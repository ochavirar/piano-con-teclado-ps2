==> flow/design.v <==
`timescale 1ns / 1ps
module Speaker(
	input clk,
	input [25:0]Frecuencia,
	output reg speakerNote
   );
	 reg [25:0] count;
	 always @(posedge clk) begin
		count <= count + 1;
		if(count == Frecuencia) begin 
			speakerNote <= !speakerNote;
			count <= 0;
		end
	 end
endmodule
# From RTL to reports: Speaker
# Tool output for the design above, in the order of the flow.
# Line numbers count from 1 in the design file above.
# Operators: Yosys type, input widths -> output width; for muxes data width and select width s.
inputs:
  top: "Speaker"
  clock: "clk"
  lib: "sky130hd"
  corner: "tt_025C_1v80"

# After elaboration
# Yosys after proc, flatten, opt, wreduce and memory -nomap, before mapping. Enables and synchronous resets that opt folds into registers are not counted as muxes. Memory bits, and registers merged into a memory's read port (data or address), are not among the register bits. Print and check cells are not counted. Equal cells are merged and count once.
op_classes:
  add_sub_neg: 1
  n_eq: 1
  reduce_and_logical: 1
op_table:
  columns: ["cell", "count"]
  rows:
  - ["$add 26x1->26 const B", 1]
  - ["$eq 26x26->1", 1]
  - ["$logic_not 1->1", 1]
word_totals:
  elab_cells: 5
  reg_bits: 27
  out_inout_bits: 1
  inputBits: 27

# Logic depth
# Depth = most cells in a row (Yosys ltp): at word level without a register or memory, in the mapped netlist without a sequential cell, where the memories' decode and read muxes count.
logic_depth:
  depth_word: 1
  abc_area: 0
  ltp_mapped: 6
  mapped_depth_nobuf: 5

# After synthesis
# Yosys stat after the flow's synthesis: flattened, memories mapped to cells. It holds for the ABC_AREA given above (unset counts as 0); a run with the other value may have another netlist.
# The area totals of this step are shown rounded.
types:
  columns: ["cell", "count", "area_total_um2"]
  rows:
  - ["sky130_fd_sc_hd__dfxtp_1", 26, 520.499]
  - ["sky130_fd_sc_hd__xnor2_1", 32, 280.269]
  - ["sky130_fd_sc_hd__a22oi_1", 10, 75.072]
  - ["sky130_fd_sc_hd__a21oi_1", 14, 70.067]
  - ["sky130_fd_sc_hd__nand4_1", 10, 62.56]
  - ["sky130_fd_sc_hd__xor2_1", 7, 61.309]
  - ["sky130_fd_sc_hd__or4_1", 8, 60.058]
  - ["sky130_fd_sc_hd__nand2_1", 12, 45.043]
  - ["sky130_fd_sc_hd__nand3_1", 9, 45.043]
  - ["sky130_fd_sc_hd__or3_1", 6, 37.536]
  - ["sky130_fd_sc_hd__edfxtp_1", 1, 30.029]
  - ["sky130_fd_sc_hd__o21ai_0", 6, 30.029]
  - ["sky130_fd_sc_hd__o31ai_1", 4, 30.029]
  - ["sky130_fd_sc_hd__clkbuf_1", 6, 22.522]
  - ["sky130_fd_sc_hd__nor3_1", 4, 20.019]
  - ["sky130_fd_sc_hd__and3_1", 3, 18.768]
  - ["sky130_fd_sc_hd__and2_1", 2, 12.512]
  - ["sky130_fd_sc_hd__ha_1", 1, 12.512]
# Not listed: further types 9, cells in them 13.
mapped:
  seq_area_um2: 550.5
  ff_cells: 27
  mapped_cells: 174
  area_um2: 1525

# Worst setup path after synthesis
# Source: OpenSTA report_checks on the synthesized netlist (no wires, ideal clock, input and output delay 20% of the period each), path of least setup slack; recovery checks are left aside. Register names are those of the netlist, which keeps one name where synthesis merged equal registers.
synth_timing:
  path_kind: "in2reg"
  start: "in Frecuencia[14]"
  end: "reg count[14]"
  slack_ns: 0.920
  path_delay_ns: 1.344
  tclk_ns: 2.83
  launch_ns: 0.566
  driving_pins: 5
  input_delay_ns: 0.566
  arrival_time_ns: 1.771
  setup_time_ns: 0.139
  period_less_setup_slack_ns: 1.91
# "path_delay_ns" = arrival - input delay + setup time.
# "driving_pins": output pins that drive a net of the path, with the launching flip-flop's if there is one; two outputs of one cell count as two.
# "period_less_setup_slack_ns" is the clock period less the worst setup slack; recovery checks do not enter. This is arithmetic on one report: input and output delays are still those of the set period (20% each).
# The rows between start and end are the longest chain of elaborated cells between them; the timing report does not say that the signal goes this way. Where chains are equally long, one stands for them.
# Each line given opens the expression or statement behind the cell; cells for indexed reads and writes are added by Yosys, which also makes memories of some case tables.
synth_between:
  cell_sequence: "sky130_fd_sc_hd__xnor2_1 sky130_fd_sc_hd__nand4_1 sky130_fd_sc_hd__nor4_2 sky130_fd_sc_hd__clkbuf_1 sky130_fd_sc_hd__a22oi_1"
  elab_chain_cells: 1
synth_lines:
  columns: ["item", "line_no", "source"]
  rows:
  - ["start, declared", 4, "input [25:0]Frecuencia,"]
  - ["$eq 26x26->1", 10, "if(count == Frecuencia) begin"]
  - ["end, assigned", 9, "count <= count + 1;"]
  - ["end, assigned", 12, "count <= 0;"]
  - ["end, declared", 7, "reg [25:0] count;"]

# Path in the finished layout
# From the final timing report of entry A: the path of least setup slack in the routed layout; clock arrival at registers is part of the times.
layout_timing:
  path_kind: "reg2reg"
  start: "reg count[7]"
  end: "reg count[25]"
  driving_pins: 5
  setup_time_ns: 0.07
  tclk_ns: 3.02
  slack_ns: 0.89
  arrival_time_ns: 2.33
  launch_ns: 0.27
# The rows between start and end are the longest chain of elaborated cells between them; the timing report does not say that the signal goes this way. Where chains are equally long, one stands for them.
layout_between:
  cell_sequence: "sky130_fd_sc_hd__dfxtp_1 sky130_fd_sc_hd__nand4_2 sky130_fd_sc_hd__or4_1 sky130_fd_sc_hd__or4_1 sky130_fd_sc_hd__a22oi_1"
  elab_chain_cells: 1
layout_lines:
  columns: ["item", "line_no", "source"]
  rows:
  - ["start, declared", 7, "reg [25:0] count;"]
  - ["start, assigned", 9, "count <= count + 1;"]
  - ["start, assigned", 12, "count <= 0;"]
  - ["$add 26x1->26", 9, null]
  - ["end, assigned", 9, null]
  - ["end, assigned", 12, null]
  - ["end, declared", 7, null]

==> results <==
2 stored runs of Speaker in the flow (synthesis by Yosys, layout by OpenROAD, sky130hd cells), in arbitrary order. Constraints: input delay and output delay 20% of the set period each, output load 0.01 pF.
By "period_reached_ns" is meant the clock period of the run minus its worst setup slack. This is arithmetic on one report: input and output delays are still those of the set period (20% each).
"worst_path_allowed_less_slack_ns" means the part of the period allowed to the worst setup path (the constraints hold back 20% at inputs and 20% at outputs) less its slack; where the path has registers, the arrival times of their clocks count too.
"total_power_w": no workload was simulated; the value follows from the tool's default switching activity.
Values from the reports are rounded here.

--- entry A ---
==> flow/run.sh <==
#!/bin/bash
# the make line also repeats the synthesis and layout settings of config.mk as NAME=value (left out here)
make -C /OpenROAD-flow-scripts/flow DESIGN_CONFIG=/design/flow/config.mk WORK_HOME=/design/flow/orfs CLKGATE_MAP_FILE= finish
==> flow/config.mk <==
export PLATFORM = sky130hd
export DESIGN_NAME = Speaker
export DESIGN_NICKNAME = Speaker
export VERILOG_FILES = /design/flow/design.v
export SDC_FILE = /design/flow/constraint.sdc
export NUM_CORES = 4
export LEC_CHECK = 0
export CAP_MARGIN = 20
export CORE_MARGIN = 2
export CORE_UTILIZATION = 40
export SLEW_MARGIN = 20
==> flow/constraint.sdc <==
create_clock -name core_clock -period 3.02 [get_ports {clk}]
set_input_delay 0.6040 -clock core_clock [delete_from_list [all_inputs] [get_ports {clk}]]
set_output_delay 0.6040 -clock core_clock [all_outputs]
set_load 0.01 [all_outputs]

==> results, as YAML <==
results:
  setup_tns_ns: 0.000
  synth_chip_area_um2: 1525
  period_reached_ns: 2.132
  timing.hold.ws_ns: 0.522
  total_power_w: 0.000625
  cell_area_final_um2: 1906
  worst_path_allowed_less_slack_ns: 2.13
  worstPathKind: "reg2reg"
  ws_setup_ns: 0.888
  layout_utilization_pct: 52.1
  dieArea_um2: 4323

--- entry B ---
==> flow/run.sh <==
#!/bin/bash
# the make line also repeats the synthesis and layout settings of config.mk as NAME=value (left out here)
make -C /OpenROAD-flow-scripts/flow DESIGN_CONFIG=/design/flow/config.mk WORK_HOME=/design/flow/orfs CLKGATE_MAP_FILE= finish
==> flow/config.mk <==
export PLATFORM = sky130hd
export DESIGN_NAME = Speaker
export DESIGN_NICKNAME = Speaker
export VERILOG_FILES = /design/flow/design.v
export SDC_FILE = /design/flow/constraint.sdc
export NUM_CORES = 4
export LEC_CHECK = 0
export CAP_MARGIN = 20
export CORE_MARGIN = 2
export CORE_UTILIZATION = 62
export CTS_CLUSTER_DIAMETER = 373
export CTS_CLUSTER_SIZE = 60
export HOLD_SLACK_MARGIN = 0.26
export MAX_ROUTING_LAYER = met5
export MIN_ROUTING_LAYER = met2
export SETUP_SLACK_MARGIN = 0.33
export SLEW_MARGIN = 20
export TNS_END_PERCENT = 85
==> flow/constraint.sdc <==
create_clock -name core_clock -period 2.65 [get_ports {clk}]
set_input_delay 0.5300 -clock core_clock [delete_from_list [all_inputs] [get_ports {clk}]]
set_output_delay 0.5300 -clock core_clock [all_outputs]
set_load 0.01 [all_outputs]

==> results, as YAML <==
results:
  setup_tns_ns: 0.000
  synth_chip_area_um2: 1525
  period_reached_ns: 2.155
  timing.hold.ws_ns: 0.515
  total_power_w: 0.0006649
  cell_area_final_um2: 1876
  worst_path_allowed_less_slack_ns: 2.16
  worstPathKind: "reg2reg"
  ws_setup_ns: 0.495
  layout_utilization_pct: 82.4
  dieArea_um2: 2873
